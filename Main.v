==> flow/design.v <==
`timescale 1ns / 1ps
module ColorCompare
(
    input 			CLK,
	input 			CLR,
	input           INCR,               
	input           DIR_CNT,            
	input     [3:0] MAIN_CNT,           
	input     [1:0] H1,                 
	output reg [3:0] COL_CNT = 4'd0,    
	output          LED_OUT             
);
    always @ (posedge CLK) begin  
        if (CLR)
            COL_CNT <= 4'd0;
        else if (H1 & INCR & ~DIR_CNT)
            COL_CNT <= COL_CNT + 1;
        else if (H1 & INCR & DIR_CNT)
            COL_CNT <= COL_CNT - 1;
        else if (COL_CNT == 10 & H1 & ~DIR_CNT) COL_CNT <= 4'd0;
        else if (COL_CNT == 0 & H1 & DIR_CNT) COL_CNT <= 4'd10;
    end
    assign LED_OUT = (MAIN_CNT < COL_CNT) ? 1:0;  
endmodule
`timescale 1ns / 1ps
module ColorSel(
    input 			CLK,
	input 			CLR,
	input           CE_IN,  
	input    		SEL,    
	output reg [1:0] H1     
    );
    always @ (posedge CLK) begin  
		if(CLR)
			H1 <= 2'd0;
		else if (SEL & CE_IN)
		    H1 <= H1 + 1;
		else if (SEL & CE_IN & H1 > 2'd3)
		    H1 <= 2'd0;
    end
endmodule
`timescale 1ns / 1ps
module Debounce (
	input 			CLK,
	input 			CLR,
	input 			CE_IN,  
	input           KEY_IN,  
	output 			KEY_OUT  
);
	reg [3:0] P_OUT;  
   always @(posedge CLK)
	begin
		if(CLR)
			P_OUT <= 4'd0;
		else if (CE_IN)
				P_OUT <= {P_OUT[2:0],KEY_IN};
	end
	assign KEY_OUT = (&P_OUT[2:0]) & ~P_OUT[3] & CE_IN;  
endmodule
`timescale 1ns / 1ps
module DisplayControl(
    input 			CLK,
	input 			CLR,
	input           CE_IN,
	input     [1:0] H1,
	input     [3:0] RED_DUTY,    
    input     [3:0] GREEN_DUTY,    
    input     [3:0] BLUE_DUTY,
	output reg [3:0] SEG,        
	output reg [7:0] DISP        
    );
    reg [1:0] ANODE_TGL = 2'd0;  
    reg [3:0] H1_BCD;            
    reg [3:0] COL_DUTY;          
    reg [3:0] TENS;              
    reg [3:0] PRE_DISP;
    always @ (posedge CLK) begin
        if (CLR)
            ANODE_TGL <= 2'd0;
        else if (CE_IN)
            ANODE_TGL <= ANODE_TGL + 1;
    end
    always @ (posedge CLK) begin
        if (CLR)
            TENS <= 4'd0;
        else if (CE_IN) begin
            if (COL_DUTY == 4'b1010)
                TENS <= 4'b0001;
            else TENS <= 4'b0000;
        end
    end
    always @ (posedge CLK) begin
        if (CLR)
            PRE_DISP <= 4'd0;
        else if(CE_IN)
            case (ANODE_TGL)
                2'b00 : begin
                    PRE_DISP <= H1_BCD; end
                2'b01 : begin
                    PRE_DISP <= 4'b1111; end
                2'b11 : begin
                    PRE_DISP <= TENS; end
                2'b10 : begin
                    PRE_DISP <= COL_DUTY; end
                default : PRE_DISP <= 4'b0000;
            endcase      
    end
    always @ (posedge CLK) begin
        if (CLR)
            SEG <= 4'd0111;
        else if (CE_IN)
            case (ANODE_TGL)
                2'b00 : SEG <= 4'b0111;    
                2'b01 : SEG <= 4'b1011;    
                2'b10 : SEG <= 4'b1101;    
                2'b11 : SEG <= 4'b1110;    
                default : SEG <= 4'b0111;  
            endcase    
    end
    always @ (posedge CLK) begin
        if (CLR)
            H1_BCD <= 4'd0;
        else if (CE_IN)
            case (H1)
                2'b00 : H1_BCD <= 4'b0000;  
                2'b01 : H1_BCD <= 4'b0001;  
                2'b10 : H1_BCD <= 4'b0010;  
                2'b11 : H1_BCD <= 4'b0011;  
                default : H1_BCD <= 4'b0000;  
            endcase
    end
    always @ (posedge CLK) begin
        if (CLR)
            COL_DUTY <= 4'd0;
        else if (CE_IN)
            case (H1_BCD)
                4'b0000 : begin
                    COL_DUTY <= 4'b0000; end
                4'b0001 : begin
                    COL_DUTY <= RED_DUTY; end
                4'b0010 : begin
                    COL_DUTY <= GREEN_DUTY; end
                4'b0011 : begin
                    COL_DUTY <= BLUE_DUTY; end
                default : COL_DUTY <= 4'b0000;
            endcase
    end
    always @ (posedge CLK) begin
        if (CLR)
            DISP <= 8'b00000011;
        else if (CE_IN)
            case (PRE_DISP)
                4'b0000 : DISP <= 8'b00000011;  
                4'b0001 : DISP <= 8'b10011111;  
                4'b0010 : DISP <= 8'b00100101;  
                4'b0011 : DISP <= 8'b00001101;  
                4'b0100 : DISP <= 8'b10011001;  
                4'b0101 : DISP <= 8'b01001001;  
                4'b0110 : DISP <= 8'b01000001;  
                4'b0111 : DISP <= 8'b00011111;  
                4'b1000 : DISP <= 8'b00000001;  
                4'b1001 : DISP <= 8'b00001001;  
                4'b1010 : DISP <= 8'b00000011;  
                4'b1111 : DISP <= 8'b11111101;  
                default : DISP <= 8'b00000011;  
            endcase
    end
endmodule
`timescale 1ns / 1ps
module Main(
    input 			CLK,
	input 			CLR,
	input 			SEL_IN,
	input 			INCR_IN,
	input           DIR_IN,
	output wire [3:0] SEG,
	output wire [7:0] DISP,
	output wire RED_OUT,
	output wire GREEN_OUT,
	output wire BLUE_OUT
    );
    wire CE_O;
    wire SEL_OUT;
    wire INCR_OUT;
    wire DIR_OUT;
    wire DIR_CNT;
    wire [3:0] MAIN_CNT;
    wire [1:0] ONE_COLOR;
    wire [3:0] RED_CNT;
    wire [3:0] GREEN_CNT;
    wire [3:0] BLUE_CNT;
    SlowCLK Prescaler(
        .CLK (CLK),
        .CLR (CLR),
        .CE_O (CE_O)
    );
    MainNdir TwoCounters(
        .CLK (CLK),
        .CLR (CLR),
        .CE_IN (CE_O),
        .DIR (DIR_OUT),
        .DIR_CNT (DIR_CNT),
        .MAIN_CNT (MAIN_CNT)
    );
    Debounce Select(
        .CLK (CLK),
        .CLR (CLR),
        .CE_IN (CE_O),
        .KEY_IN (SEL_IN),
        .KEY_OUT (SEL_OUT)
    );
    Debounce Increment(
        .CLK (CLK),
        .CLR (CLR),
        .CE_IN (CE_O),
        .KEY_IN (INCR_IN),
        .KEY_OUT (INCR_OUT)
    );    
    Debounce Direction(
        .CLK (CLK),
        .CLR (CLR),
        .CE_IN (CE_O),
        .KEY_IN (DIR_IN),
        .KEY_OUT (DIR_OUT)
    );
    ColorSel ColorSelect(
        .CLK (CLK),
        .CLR (CLR),
        .CE_IN (CE_O),
        .SEL (SEL_OUT),
        .H1 (ONE_COLOR)
    );
    ColorCompare Red(
        .CLK (CLK),
        .CLR (CLR),
        .INCR (INCR_OUT),
        .DIR_CNT (DIR_CNT),
        .MAIN_CNT (MAIN_CNT),
        .H1 (ONE_COLOR == 2'd1),
        .COL_CNT (RED_CNT),
        .LED_OUT (RED_OUT)
    );
    ColorCompare Green(
        .CLK (CLK),
        .CLR (CLR),
        .INCR (INCR_OUT),
        .DIR_CNT (DIR_CNT),
        .MAIN_CNT (MAIN_CNT),
        .H1 (ONE_COLOR == 2'd2),
        .COL_CNT (GREEN_CNT),
        .LED_OUT (GREEN_OUT)
    );
    ColorCompare Blue(
        .CLK (CLK),
        .CLR (CLR),
        .INCR (INCR_OUT),
        .DIR_CNT (DIR_CNT),
        .MAIN_CNT (MAIN_CNT),
        .H1 (ONE_COLOR == 2'd3),
        .COL_CNT (BLUE_CNT),
        .LED_OUT (BLUE_OUT)
    );
    DisplayControl SevenSeg(
        .CLK (CLK),
        .CLR (CLR),
        .CE_IN (CE_O),
        .H1 (ONE_COLOR),
        .RED_DUTY (RED_CNT),
        .GREEN_DUTY (GREEN_CNT),
        .BLUE_DUTY (BLUE_CNT),
        .SEG (SEG),
        .DISP (DISP)
    );
endmodule
`timescale 1ns / 1ps
module MainNdir(
    input 			CLK,
	input 			CLR,
	input           CE_IN,         
	input           DIR,           
	output reg      DIR_CNT = 0,   
	output reg [3:0] MAIN_CNT = 0  
    );
    always @ (posedge CLK) begin
        if (CLR)
            DIR_CNT <= 1'd0;
        else if (DIR & CE_IN)
            DIR_CNT <= ~DIR_CNT;
    end
    always @ (posedge CLK) begin
        if (CLR)
            MAIN_CNT <= 4'd0;
        else if (CE_IN)
            MAIN_CNT <= MAIN_CNT + 1;
        else if (MAIN_CNT > 4'b1001)
            MAIN_CNT <= 4'd0;
    end
endmodule
`timescale 1ns / 1ps
module SlowCLK(
     input             CLK,
     input             CLR,
     output            CE_O
    );
    reg [17:0] SCK;
    always @ (posedge CLK) begin
        if (CLR)
            SCK <= 18'd0;
        else if (SCK > 18'd200000)
            SCK <= 18'd0;            
        else 
            SCK <= SCK + 1;        
    end
    assign CE_O = (SCK == 18'd200000);  
endmodule
# --- Tool chain data of Main ---
# Tool output for the design above, in the order of the flow.
# Line numbers count from 1 in the design file above.
# Operators: Yosys type, input widths -> output width; for muxes data width and select width s.
# Library cell names are shortened.
setup:
  top: "Main"
  clock_port: "CLK"
  cell_library: "sky130hd"
  pvt_corner: "tt_025C_1v80"

# --- Word-level counts ---
# Counts by Yosys on the flattened word-level netlist (proc, flatten, opt, wreduce; memories kept). Register bits leave out memories and registers merged into their read ports (data or address). Print and check cells are left out.
# Memory sizes are those after Yosys's memory passes, which may raise the word count (mostly to a power of two), join words into wider ones and drop unused or constant bits.
classes:
  equal: 14
  mux: 24
  n_cmp: 6
  bitwise: 35
  n_addsub: 10
  n_reduce_logical: 26
op_table:
  columns: ["operator", "n"]
  rows:
  - ["$mux 4", 14]
  - ["$pmux 4 s4", 3]
  - ["$reduce_bool 2->1", 14]
  - ["$and 1x1->1", 18]
  - ["$add 18x1->18 const B", 1]
  - ["$gt 18x18->1 const B", 1]
  - ["$eq 18x18->1 const B", 1]
  - ["$add 4x1->4 const B", 4]
  - ["$eq 4x4->1 const B", 4]
  - ["$and 2x1->2", 6]
  - ["$sub 4x1->4 const B", 3]
  - ["$lt 4x4->1", 3]
  - ["$logic_not 4->1", 3]
  - ["$reduce_bool 4->1", 3]
  - ["$pmux 4 s3", 1]
  - ["$reduce_and 3->1", 3]
  - ["$eq 2x2->1 const B", 4]
  - ["$eq 4x2->1 const B", 2]
  - ["$and 1x2->2", 3]
  - ["$and 2x2->2", 3]
  - ["$not 1->1", 4]
  - ["$add 2x1->2 const B", 2]
  - ["$eq 2x1->1 const B", 2]
  - ["$logic_not 2->1", 2]
  - ["$eq 4x1->1 const B", 1]
  - ["$gt 4x4->1 const B", 1]
  - ["$mux 2", 2]
  - ["$mux 1", 4]
# Not listed: further kinds 3, cells in them 3.
bits:
  memories: 1
  mem_bits_ro: 112
  register_bits: 79
  clocked_rd_ports_x_width: 7
  input_bits: 5
memory_table:
  columns: ["memory", "words", "width", "read_ports", "write_ports", "line", "text"]
  rows:
  - ["(no name shown)", 16, 7, 1, 0, 152, "case (PRE_DISP)"]

# --- Depth ---
# Yosys ltp: most cells in a row. Word level: on the elaborated netlist, between registers, memories and ports. Mapped: between sequential cells and ports; inverters and the memories' decode and read muxes count.
logic_depth:
  depth_word: 8
  ABC_AREA: 0
  depth_mapped: 8
  ltp_nobuf: 6

# --- After synthesis ---
# Source: synth_stat.txt of the flow (Yosys; design flattened, memories mapped). It holds for the ABC_AREA given above (unset counts as 0); a run with the other value may have another netlist.
# The area totals of this step are shown rounded.
mapped:
  ffs: 73
  yosys_area_um2: 4388
  cells: 522
  seq_area_um2: 1461
types:
  columns: ["type", "n", "area_total_um2"]
  rows:
  - ["dfxtp_1", 73, 1.46E+03]
  - ["ha_1", 41, 512.992]
  - ["a21oi_1", 52, 260.25]
  - ["o21ai_0", 43, 215.206]
  - ["nand3_1", 29, 145.139]
  - ["nor2_1", 32, 120.115]
  - ["inv_1", 30, 112.608]
  - ["xnor2_1", 12, 105.101]
  - ["a211oi_1", 12, 90.086]
  - ["o211ai_1", 11, 82.579]
  - ["nand4_1", 12, 75.072]
  - ["nand2_1", 19, 71.318]
  - ["xor2_1", 7, 61.309]
  - ["buf_2", 12, 60.058]
  - ["clkbuf_1", 16, 60.058]
  - ["nor3_1", 12, 60.058]
  - ["and3b_1", 6, 52.55]
  - ["a21o_1", 6, 45.043]
# Other cell types: 41; their cells: 97.
# The figures by module come from a second, unflattened synthesis with its own total; it is not the netlist above.
unflattened:
  hier_cells: 462
  hier_area_um2: 4165
# Rows give one instance, submodules left out.
by_module:
  columns: ["module", "n_cells", "n_inst", "area_um2", "seq_area_um2"]
  rows:
  - ["DisplayControl", 141, 1, 1285, 480.5]
  - ["ColorCompare", 44, 3, 382.9, 80.1]
  - ["SlowCLK", 102, 1, 865.8, 360.3]
  - ["Debounce", 15, 3, 156.4, 80.1]
  - ["MainNdir", 29, 1, 272.8, 100.1]
  - ["ColorSel", 9, 1, 97.6, 40.0]
  - ["Main", 4, 1, 26.3, 0.0]

# --- Timing after synthesis ---
# Source: OpenSTA report_checks on the synthesized netlist (no wires, ideal clock, input and output delay 20% of the period each), path of least setup slack; recovery checks are left aside. Register names are those of the netlist, which keeps one name where synthesis merged equal registers.
synth_timing:
  path_type: "register -> output"
  from: "register Blue.COL_CNT[1]"
  to: "output port BLUE_OUT"
  n_path_buf: 0
  driving_pins: 6
  slack_ns: 0.496
  t_first_pin_ns: 0.000
  arrival_ns: 1.296
  path_delay_ns: 1.296
  clock_period_ns: 2.24
  t_required_ns: 1.792
  synth_period_reached_ns: 1.744
# "path_delay_ns" is the arrival time less input delay plus setup time.
# A path that ends at an output port has no setup time.
# "driving_pins": output pins that drive a net of the path, with the launching flip-flop's if there is one; two outputs of one cell count as two.
# "synth_period_reached_ns" = period - worst setup slack (recovery checks aside). The figure is calculated, with input and output delays left at 20% of the set period.
# Between the ends stands the longest chain of elaborated cells between them, by number of cells; it is not shown to be the way that was timed. Of several equally long chains one is given.
# Each line given opens the expression or statement behind the cell; cells for indexed reads and writes are added by Yosys, which also makes memories of some case tables.
# A register here has more assigning lines than the two given.
synth_via:
  path_cell_list: "dfxtp_1 inv_1 ha_1 a21o_1 a21o_1 a21oi_1"
  elab_chain_cells: 2
synth_lines:
  columns: ["element", "line", "text"]
  rows:
  - ["start: declaration", 10, "output reg [3:0] COL_CNT = 4'd0,"]
  - ["start: assignment", 17, "COL_CNT <= COL_CNT + 1;"]
  - ["start: assignment", 19, "COL_CNT <= COL_CNT - 1;"]
  - ["$lt 4x4->1", 23, "assign LED_OUT = (MAIN_CNT < COL_CNT) ? 1:0;"]
  - ["$mux 1", 23, null]
  - ["end: declaration", 180, "output wire BLUE_OUT"]

# --- Timing after layout ---
# Path of least setup slack in the final report of job 2 (OpenROAD, finished layout, wires in). Where an end is a register, its clock arrival counts in the times.
layout_timing:
  path_type: "register -> output"
  from: "register TwoCounters.MAIN_CNT[1]"
  to: "output port BLUE_OUT"
  n_path_buf: 1
  clock_period_ns: 2.13
  driving_pins: 6
  arrival_ns: 1.58
  slack_ns: 0.12
  t_required_ns: 1.70
  t_first_pin_ns: 0.34
# Between the ends stands the longest chain of elaborated cells between them, by number of cells; it is not shown to be the way that was timed. Of several equally long chains one is given.
# A register here has more assigning lines than the two given.
layout_via:
  path_cell_list: "dfxtp_4 ha_1 a21o_1 a21o_1 a21oi_2 buf_2"
  elab_chain_cells: 2
layout_lines:
  columns: ["element", "line", "text"]
  rows:
  - ["start: declaration", 282, "output reg [3:0] MAIN_CNT = 0"]
  - ["start: assignment", 292, "MAIN_CNT <= 4'd0;"]
  - ["start: assignment", 294, "MAIN_CNT <= MAIN_CNT + 1;"]
  - ["$lt 4x4->1", 23, "assign LED_OUT = (MAIN_CNT < COL_CNT) ? 1:0;"]
  - ["$mux 1", 23, null]
  - ["end: declaration", 180, "output wire BLUE_OUT"]

Below are 2 stored runs of the flow (Yosys, OpenROAD; platform sky130hd) on Main, each with its settings and what was measured, unordered. Constraints: input delay and output delay 20% of the set period each, output load 0.01 pF.
"worstPathTime_ns": the worst setup path's part of the clock period (all of it between registers, 20% less for each end at a port) less its slack. A launch clock that arrives late makes it longer, a capture clock that arrives late makes it shorter.
By "total_power_uw" is meant OpenSTA's value without simulated activity: inputs other than the clock are taken to toggle once in ten clock periods, and the tool carries that through the logic.
Values from the reports are rounded here.

--- job 1 ---
==> flow/run.sh <==
#!/bin/bash
# the make line also repeats the synthesis and layout settings of config.mk as NAME=value (left out here)
make -C /OpenROAD-flow-scripts/flow DESIGN_CONFIG=/design/flow/config.mk WORK_HOME=/design/flow/orfs CLKGATE_MAP_FILE= finish
==> flow/config.mk <==
export PLATFORM = sky130hd
export DESIGN_NAME = Main
export DESIGN_NICKNAME = Main
export VERILOG_FILES = /design/flow/design.v
export SDC_FILE = /design/flow/constraint.sdc
export NUM_CORES = 4
export LEC_CHECK = 0
export CAP_MARGIN = 20
export CELL_PAD_IN_SITES_GLOBAL_PLACEMENT = 0
export CORE_ASPECT_RATIO = 1.81
export CORE_MARGIN = 3
export CORE_UTILIZATION = 70
export PLACE_DENSITY = 0.93
export SLEW_MARGIN = 20
export TNS_END_PERCENT = 50
==> flow/constraint.sdc <==
create_clock -name core_clock -period 1.19 [get_ports {CLK}]
set_input_delay 0.2380 -clock core_clock [delete_from_list [all_inputs] [get_ports {CLK}]]
set_output_delay 0.2380 -clock core_clock [all_outputs]
set_load 0.01 [all_outputs]

==> results, as YAML <==
outcome: "not finished: clock tree synthesis ended with error DPL-0038"

--- job 2 ---
==> flow/run.sh <==
#!/bin/bash
# the make line also repeats the synthesis and layout settings of config.mk as NAME=value (left out here)
make -C /OpenROAD-flow-scripts/flow DESIGN_CONFIG=/design/flow/config.mk WORK_HOME=/design/flow/orfs CLKGATE_MAP_FILE= finish
==> flow/config.mk <==
export PLATFORM = sky130hd
export DESIGN_NAME = Main
export DESIGN_NICKNAME = Main
export VERILOG_FILES = /design/flow/design.v
export SDC_FILE = /design/flow/constraint.sdc
export NUM_CORES = 4
export LEC_CHECK = 0
export CAP_MARGIN = 30
export CELL_PAD_IN_SITES_DETAIL_PLACEMENT = 0
export CELL_PAD_IN_SITES_GLOBAL_PLACEMENT = 0
export CORE_ASPECT_RATIO = 1.44
export CORE_MARGIN = 6
export CORE_UTILIZATION = 27
export CTS_CLUSTER_DIAMETER = 260
export CTS_CLUSTER_SIZE = 21
export GPL_TIMING_DRIVEN = 1
export PLACE_DENSITY_LB_ADDON = 0.01
export SETUP_SLACK_MARGIN = 0.08
export SLEW_MARGIN = 20
==> flow/constraint.sdc <==
create_clock -name core_clock -period 2.13 [get_ports {CLK}]
set_input_delay 0.4260 -clock core_clock [delete_from_list [all_inputs] [get_ports {CLK}]]
set_output_delay 0.4260 -clock core_clock [all_outputs]
set_load 0.01 [all_outputs]

==> results, as YAML <==
results:
  ws_hold_ns: 0.325
  die_footprint_um2: 19510
  post_route_util_pct: 33.7
  ys_area_um2: 4388
  stdcell_area_um2: 5310
  ws_setup_ns: 0.123
  total_power_uw: 3096
  worstPathTime_ns: 1.58
  worst_path_kind: "register -> output"
